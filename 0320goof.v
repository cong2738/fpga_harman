==> flow/design.v <==
`timescale 1ns / 1ps
module uart_fsm (
    input reset,
    input clk,
    input btn_start,
    input [7:0] tx_data_in,
    output tx,
    inout tx_done,
    output [7:0] w_o_data,
    input rx
);
    wire w_tick, w_btn_start;
    wire w_tx_done, w_rx_done;
    wire [7:0] w_o_data2, w_o_data3;
    uart U_UART (
        .reset(reset),
        .clk(clk),
        .tx_data_in(w_o_data3),
        .start_trigger(~w_empty2),
        .rx(rx),
        .tx(tx),
        .tx_done(tx_done),
        .rx_done(w_rx_done),
        .rx_data_out(w_o_data)
    );
    fifo urxa (
        .clk(clk),
        .reset(reset),
        .wdata(w_o_data),
        .wr(w_rx_done),
        .rd(~w_full),
        .rdata(w_o_data2),
        .empty(w_empty),
        .full()
    );
    fifo utx (
        .clk(clk),
        .reset(reset),
        .wdata(w_o_data2),
        .wr(~w_empty),
        .rd({~w_empty2 && ~tx_done}),
        .rdata(w_o_data3),
        .empty(w_empty2),
        .full(w_full)
    );
endmodule
module uart (
    input reset,
    input clk,
    input [7:0] tx_data_in,
    input start_trigger,
    input rx,
    output tx,
    output tx_done,
    output rx_done,
    output [7:0] rx_data_out
);
    uart_tx u_uart_tx (
        .clk(clk),
        .reset(reset),
        .tick(w_tick),
        .data_in(tx_data_in),
        .start_trigger(start_trigger),
        .o_tx(tx),
        .tx_done(tx_done)
    );
    uart_rx u_uart_rx (
        .clk(clk),
        .reset(reset),
        .tick(w_tick),
        .rx(rx),
        .rx_done(w_rx_done),
        .o_data(rx_data_out)
    );
    tick_9600hz utick9600hz (
        .clk  (clk),
        .reset(reset),
        .tick (w_tick)
    );
endmodule
module uart_rx (
    input clk,
    input reset,
    input tick,
    input rx,
    output rx_done,
    output [7:0] o_data
);
    reg [7:0] data, data_next;
    reg [4:0] tick_count, tick_count_next;
    reg [1:0] state, next;
    reg r_rx_done, r_rx_done_next;
    reg [3:0] data_count, data_count_next;
    parameter R_IDLE = 4'h0, START = 4'h1, DATA_STATE = 4'h2, STOP = 4'h3;
    assign o_data  = data;
    assign rx_done = r_rx_done;
    assign o_data  = data;
    always @(posedge clk, posedge reset) begin
        if (reset) begin
            state <= 0;
            data <= 0;
            data_count <= 0;
            tick_count <= 0;
            r_rx_done <= 0;
        end else begin
            state <= next;
            r_rx_done <= r_rx_done_next;
            data_count <= data_count_next;
            tick_count <= tick_count_next;
            data <= data_next;
        end
    end
    always @(*) begin
        next = state;
        r_rx_done_next = 0;
        data_count_next = data_count;
        tick_count_next = tick_count;
        data_next = data;
        case (state)
            R_IDLE: begin
                if (rx == 0) begin
                    next = START;
                end
            end
            START: begin
                if (tick == 1) begin
                    tick_count_next = tick_count + 1;
                    if (tick_count_next == 8) begin
                        next = DATA_STATE;
                        tick_count_next = 0;
                    end
                end
            end
            DATA_STATE: begin
                if (tick == 1) begin
                    tick_count_next = tick_count + 1;
                    if (tick_count_next == 16) begin
                        data_next[data_count] = rx;
                        tick_count_next = 0;
                        data_count_next = data_count + 1;
                        if (data_count_next == 8) begin
                            data_count_next = 0;
                            tick_count_next = 0;
                            next = STOP;
                        end
                    end
                end
            end
            STOP: begin
                if (tick == 1) begin
                    tick_count_next = tick_count + 1;
                    if (tick_count_next == 24) begin
                        next = R_IDLE;
                        tick_count_next = 0;
                        r_rx_done_next = 1;
                    end
                end
            end
        endcase
    end
endmodule
module uart_tx (
    input clk,
    input reset,
    input tick,
    input [7:0] data_in,
    input start_trigger,
    output o_tx,
    output tx_done
);
    parameter R_IDLE = 4'h0, START = 4'h1, DATA_STATE = 4'h2, STOP = 4'h3;
    reg [3:0] data_count, data_count_next;
    reg [3:0] state, next;
    reg [3:0] tick_count, tick_count_next;
    reg tx, tx_next;
    reg r_tx_done, r_tx_done_next;
    assign tx_done = r_tx_done;
    assign o_tx = tx;
    always @(posedge clk, posedge reset) begin
        if (reset) begin
            state <= 0;
            tx <= 1;
            r_tx_done <= 0;
            data_count <= 0;
            tick_count <= 0;
        end else begin
            state <= next;
            tx <= tx_next;
            r_tx_done <= r_tx_done_next;
            data_count <= data_count_next;
            tick_count <= tick_count_next;
        end
    end
    always @(*) begin
        next = state;
        tx_next = tx;
        r_tx_done_next = r_tx_done;
        data_count_next = data_count;
        tick_count_next = tick_count;
        case (state)
            R_IDLE: begin
                tx_next = 1'b1;
                r_tx_done_next = 0;
                tick_count_next = 0;
                if (start_trigger == 1) begin
                    next = START;
                    r_tx_done_next = 1;
                end
            end
            START: begin
                if (tick == 1) begin
                    if (tick_count == 15) begin
                        tx_next = 1'b0;
                        data_count_next = 0;
                        tick_count_next = 0;
                        next = DATA_STATE;
                    end else begin
                        tick_count_next = tick_count + 1;
                    end
                end
            end
            DATA_STATE: begin
                if (tick == 1) begin
                    if (tick_count == 15) begin
                        begin
                            tx_next = data_in[data_count];
                            data_count_next = data_count + 1;
                            tick_count_next = 0;
                            if (data_count_next == 8) begin
                                next = STOP;
                            end
                        end
                    end else begin
                        tick_count_next = tick_count + 1;
                    end
                end
            end
            STOP: begin
                if (tick == 1) begin
                    if (tick_count == 15) begin
                        data_count_next = 0;
                        tx_next = 1'b1;
                        tick_count_next = 0;
                        next = R_IDLE;
                    end else begin
                        tick_count_next = tick_count + 1;
                    end
                end
            end
        endcase
    end
endmodule
module tick_9600hz (
    input  clk,
    input  reset,
    output tick
);
    parameter BAUD_RATE = 9600;
    localparam BAUD_COUNT = (100_000_000 / BAUD_RATE) / 16;
    reg [$clog2(BAUD_COUNT)-1:0] count_reg, count_next;
    reg tick_reg, tick_next;
    assign tick = tick_reg;
    always @(posedge clk, posedge reset) begin
        if (reset == 1) begin
            count_reg <= 0;
            tick_reg  <= 0;
        end else begin
            count_reg <= count_next;
            tick_reg  <= tick_next;
        end
    end
    always @(*) begin
        count_next = count_reg;
        tick_next  = tick_reg;
        if (count_reg == BAUD_COUNT - 1) begin
            count_next = 0;
            tick_next  = 1'b1;
        end else begin
            count_next = count_reg + 1;
            tick_next  = 1'b0;
        end
    end
endmodule
module fifo (
    input clk,
    input reset,
    input [7:0] wdata,
    input wr,
    input rd,
    output [7:0] rdata,
    output empty,
    output full
);
    wire [3:0] w_waddr, w_raddr;
    register_file uregister (
        .clk(clk),
        .waddr(w_waddr),
        .wdata(wdata),
        .raddr(w_raddr),
        .wr({~full & wr}),
        .rdata(rdata)
    );
    fifo_cu ufifo_cu (
        .clk(clk),
        .reset(reset),
        .wr(wr),
        .rd(rd),
        .waddr(w_waddr),
        .raddr(w_raddr),
        .full(full),
        .empty(empty)
    );
endmodule
module register_file (
    input clk,
    input [3:0] waddr,
    input [7:0] wdata,
    input [3:0] raddr,
    input wr,
    output [7:0] rdata
);
    reg [7:0] ram[0:2**4-1];
    assign rdata = ram[raddr];   
    always @(posedge clk) begin
        if (wr) begin
            ram[waddr] = wdata;
        end
    end
endmodule
module fifo_cu (
    input clk,
    input reset,
    input wr,
    input rd,
    output [3:0] waddr,
    output [3:0] raddr,
    output full,
    output empty
);
    reg full_reg, full_next, empty_reg, empty_next;
    reg [3:0] w_ptr, w_ptr_next, r_ptr, r_ptr_next;
    assign empty = empty_reg;
    assign full  = full_reg;
    assign waddr = w_ptr;
    assign raddr = r_ptr;
    always @(posedge clk, posedge reset) begin
        if (reset) begin
            w_ptr <= 0;
            r_ptr <= 0;
            full_reg <= 0;
            empty_reg <= 1;
        end else begin
            full_reg <= full_next;
            empty_reg <= empty_next;
            w_ptr <= w_ptr_next;
            r_ptr <= r_ptr_next;
        end
    end
    always @(*) begin
        full_next  = full_reg;
        empty_next = empty_reg;
        w_ptr_next = w_ptr;
        r_ptr_next = r_ptr;
        case ({
            wr, rd
        })   
            2'b01: begin
                if (empty_reg == 0) begin
                    r_ptr_next = r_ptr + 1;
                    full_next  = 1'b0;
                    if (w_ptr_next == r_ptr_next) begin
                        empty_next = 1'b1;
                    end
                end
            end
            2'b10: begin
                if (full_reg == 0) begin
                    w_ptr_next = w_ptr + 1;
                    empty_next = 1'b0;
                    if (w_ptr_next == r_ptr_next) begin
                        full_next = 1'b1;
                    end
                end
            end
            2'b11: begin
                if(empty_reg == 1'b1) begin  
                    w_ptr_next = w_ptr + 1;
                    empty_next = 1'b0;
                end else if (full_reg == 1'b1) begin
                    r_ptr_next = r_ptr + 1;
                    full_next  = 1'b0;
                end else begin
                    r_ptr_next = r_ptr + 1;
                    w_ptr_next = w_ptr + 1;
                end
            end
        endcase
    end
endmodule
### From RTL to reports: uart_fsm

Tool output for the design above, in the order of the flow.
Line numbers count from 1 in the design file above.
Operators: Yosys type, input widths -> output width; for muxes data width and select width s.
A cell with - has no value.

| design | value |
|---|---|
| top module | uart_fsm |
| clock | clk |
| cell library | sky130hd |
| timing corner | tt_025C_1v80 |

### Word-level counts

Source: Yosys, flattened and elaborated, memories not mapped. Widths are those after wreduce. Registers that Yosys merges into a memory's read port (data or address) are not register bits. Print and check cells do not count.
Yosys's memory passes give these memory sizes; they may raise the number of words (mostly to a power of two), join words into wider ones and drop unused or constant bits.

| operators by class | value |
|---|---|
| shift-type cells | 3 |
| $mul | 0 |
| reduce/logical cells | 29 |
| multiplexer cells | 80 |
| equal/unequal tests | 46 |
| divide/modulo/power cells | 0 |
| $lt $le $gt $ge | 0 |
| bitwise gates (word level) | 12 |
| add/sub/neg operators | 10 |

Operator list:

| operator | number |
|---|---|
| $mux 4 | 26 |
| $ne 2x2->1 const B | 20 |
| $mux 8 | 5 |
| $pmux 4 s2 | 4 |
| $mux 5 | 6 |
| $add 4x1->4 const B | 7 |
| $mux 1 | 22 |
| $eq 4x4->1 | 4 |
| $pmux 4 s4 | 1 |
| $mux 2 | 8 |
| $pmux 5 s3 | 1 |
| $reduce_and 2->1 | 7 |
| $eq 2x2->1 const B | 6 |
| $eq 4x4->1 const B | 3 |
| $add 10x1->10 const B | 1 |
| $eq 10x10->1 const B | 1 |
| $eq 5x5->1 const B | 2 |
| $mux 10 | 1 |
| $reduce_bool 3->1 | 3 |
| $reduce_and 9->1 | 1 |
| $shift 1x5->8 | 1 |
| $shift 1x5->8 const A | 1 |
| $reduce_bool 2->1 | 4 |
| $eq 4x2->1 const B | 2 |
| $shiftx 8x4->1 | 1 |
| $and 8x8->8 | 1 |
| $or 8x8->8 | 1 |
| $not 8->8 | 1 |

Not listed: further kinds 23, cells in them 39.

| bit counts | value |
|---|---|
| memory bits (writable) | 256 |
| bits in latches | 0 |
| clocked read ports x word width | 0 |
| bits in registers | 64 |
| bits in read-only memories | 0 |
| output and inout port bits | 10 |
| memories | 2 |
| input port bits | 12 |
| elaborated cells | 201 |

Memory list:

| name | depth | bits a word | read ports | write ports | RTL line | source |
|---|---|---|---|---|---|---|
| urxa.uregister.ram | 16 | 8 | 1 | 1 | 322 | `reg [7:0] ram[0:2**4-1];` |
| utx.uregister.ram | 16 | 8 | 1 | 1 | 322 |  |

### Depth

Depth = most cells in a row (Yosys ltp): at word level without a register or memory, in the mapped netlist without a sequential cell, where the memories' decode and read muxes count.

| depth | value |
|---|---|
| word-level depth | 8 |
| ABC_AREA | 1 |
| gate-level depth with buffers | 12 |
| gate-level depth less buffers | 12 |

### Synthesis result

Source: synth_stat.txt of the flow (Yosys; design flattened, memories mapped). It holds for the ABC_AREA given above (unset counts as 0); a run with the other value may have another netlist.
Totals and module areas in this step are rounded.

Cell types:

| type | number | area in all (µm²) |
|---|---|---|
| sky130_fd_sc_hd__dfrtp_1 | 61 | 1.53E+03 |
| sky130_fd_sc_hd__nand2_1 | 127 | 476.707 |
| sky130_fd_sc_hd__nand3_1 | 42 | 210.202 |
| sky130_fd_sc_hd__inv_1 | 50 | 187.68 |
| sky130_fd_sc_hd__ha_1 | 14 | 175.168 |
| sky130_fd_sc_hd__xor2_1 | 16 | 140.134 |
| sky130_fd_sc_hd__dfstp_2 | 5 | 131.376 |
| sky130_fd_sc_hd__o21ai_0 | 24 | 120.115 |
| sky130_fd_sc_hd__nor2_1 | 28 | 105.101 |
| sky130_fd_sc_hd__xnor2_1 | 11 | 96.342 |
| sky130_fd_sc_hd__nand4_1 | 9 | 56.304 |
| sky130_fd_sc_hd__a21oi_1 | 8 | 40.038 |
| sky130_fd_sc_hd__nor3_1 | 7 | 35.034 |
| sky130_fd_sc_hd__o21ai_2 | 4 | 35.034 |
| sky130_fd_sc_hd__nand2_2 | 5 | 31.28 |
| sky130_fd_sc_hd__buf_8 | 2 | 30.029 |
| sky130_fd_sc_hd__nand3_2 | 3 | 30.029 |
| sky130_fd_sc_hd__nor2_2 | 4 | 25.024 |

Not listed: further types 16, cells in them 24.

| synthesis totals | value |
|---|---|
| buffers | 3 |
| cell area after synthesis | 3,631 µm² |
| flip-flop cells | 66 |
| mapped cells | 444 |

### Path before layout

OpenSTA on the mapped netlist: ideal clock, no wires. The path of least setup slack (recovery checks aside). Input and output delay are each 20% of the period. Register names are those of the netlist, which keeps one name where synthesis merged equal registers.

| path post-synthesis | value |
|---|---|
| path type | register to register |
| from | reg U_UART.u_uart_rx.data_count[0] |
| to | reg U_UART.u_uart_rx.data[0] |
| path slack | 0.815 ns |
| data arrival time | 1.379 ns |
| launch time at the first pin | 0.000 ns |
| delay of the path | 1.495 ns |
| path buffers | 0 |
| period | 2.31 ns |
| required time | 2.194 ns |
| stages | 9 |
| synthesis period reached | 1.495 ns |

"delay of the path" = arrival - input delay + setup time.
"stages": output pins that drive a net of the path, with the launching flip-flop's if there is one; two outputs of one cell count as two.
"synthesis period reached" is the clock period less the worst setup slack; recovery checks do not enter. This is arithmetic on one report: input and output delays are still those of the set period (20% each).
Between the ends stands the longest chain of elaborated cells between them, by number of cells; it is not shown to be the way that was timed. Of several equally long chains one is given.
A line is the first line of the expression or statement that the cell stems from. Yosys adds cells for indexed reads and writes and turns some case tables into memories.

| on the way, post-synthesis | value |
|---|---|
| path through | sky130_fd_sc_hd__dfrtp_1 sky130_fd_sc_hd__inv_2 sky130_fd_sc_hd__ha_1 sky130_fd_sc_hd__inv_1 sky130_fd_sc_hd__nand4_1 sky130_fd_sc_hd__o21ai_2 sky130_fd_sc_hd__o21ai_0 sky130_fd_sc_hd__nand2_1 sky130_fd_sc_hd__nand2_1 |
| cells in the longest elaborated chain | 8 |
| elaborated cells between the ends (all ways) | 9 |
| those cells by class | add/sub (1); shift (2); mux (3); logic (3) |

RTL lines, path post-synthesis:

| item | RTL line | source |
|---|---|---|
| start: declaration | 93 | `reg [3:0] data_count, data_count_next;` |
| start: assignment | 102 | `data_count <= 0;` |
| start: assignment | 108 | `data_count <= data_count_next;` |
| $neg 4->5 | 138 | `data_next[data_count] = rx;` |
| $shift 1x5->8 | 138 |  |
| $not 8->8 | 138 |  |
| $and 8x8->8 | 138 |  |
| $or 8x8->8 | 138 |  |
| $mux 8 | 137 | `if (tick_count_next == 16) begin` |
| $mux 8 | 135 | `if (tick == 1) begin` |
| $mux 8 | 119 | `case (state)` |
| end: assignment | 101 | `data <= 0;` |
| end: assignment | 110 | `data <= data_next;` |
| end: declaration | 89 | `reg [7:0] data, data_next;` |

Appendix: runs

2 stored runs of uart_fsm in the flow (synthesis by Yosys, layout by OpenROAD, sky130hd cells), in arbitrary order. Constraints: input delay and output delay 20% of the set period each, output load 0.01 pF.
Settings: n/a = not set for that run.

| run | period_ns | CORE_UTILIZATION | SETUP_SLACK_MARGIN | CORE_MARGIN | CELL_PAD_IN_SITES_GLOBAL_PLACEMENT | TNS_END_PERCENT | ABC_AREA | GPL_TIMING_DRIVEN | GPL_ROUTABILITY_DRIVEN | CTS_CLUSTER_DIAMETER | MAX_ROUTING_LAYER | CAP_MARGIN | SLEW_MARGIN | PLACE_DENSITY_LB_ADDON | CELL_PAD_IN_SITES_DETAIL_PLACEMENT | MIN_ROUTING_LAYER |
|---|---|---|---|---|---|---|---|---|---|---|---|---|---|---|---|---|
| entry A | 3.8 | 56 | 0.31 | 2 | 2 | 70 | 1 | 0 | 0 | 301 | met4 | 20 | 20 | n/a | n/a | n/a |
| entry B | 3.54 | 58 | 0.19 | 2 | 3 | 10 | 0 | n/a | n/a | n/a | met5 | 20 | 15 | 0.22 | 2 | met2 |

Entry A: not finished: placement ended with error GPL-0301
Entry B: not finished: placement ended with error FLW-0024
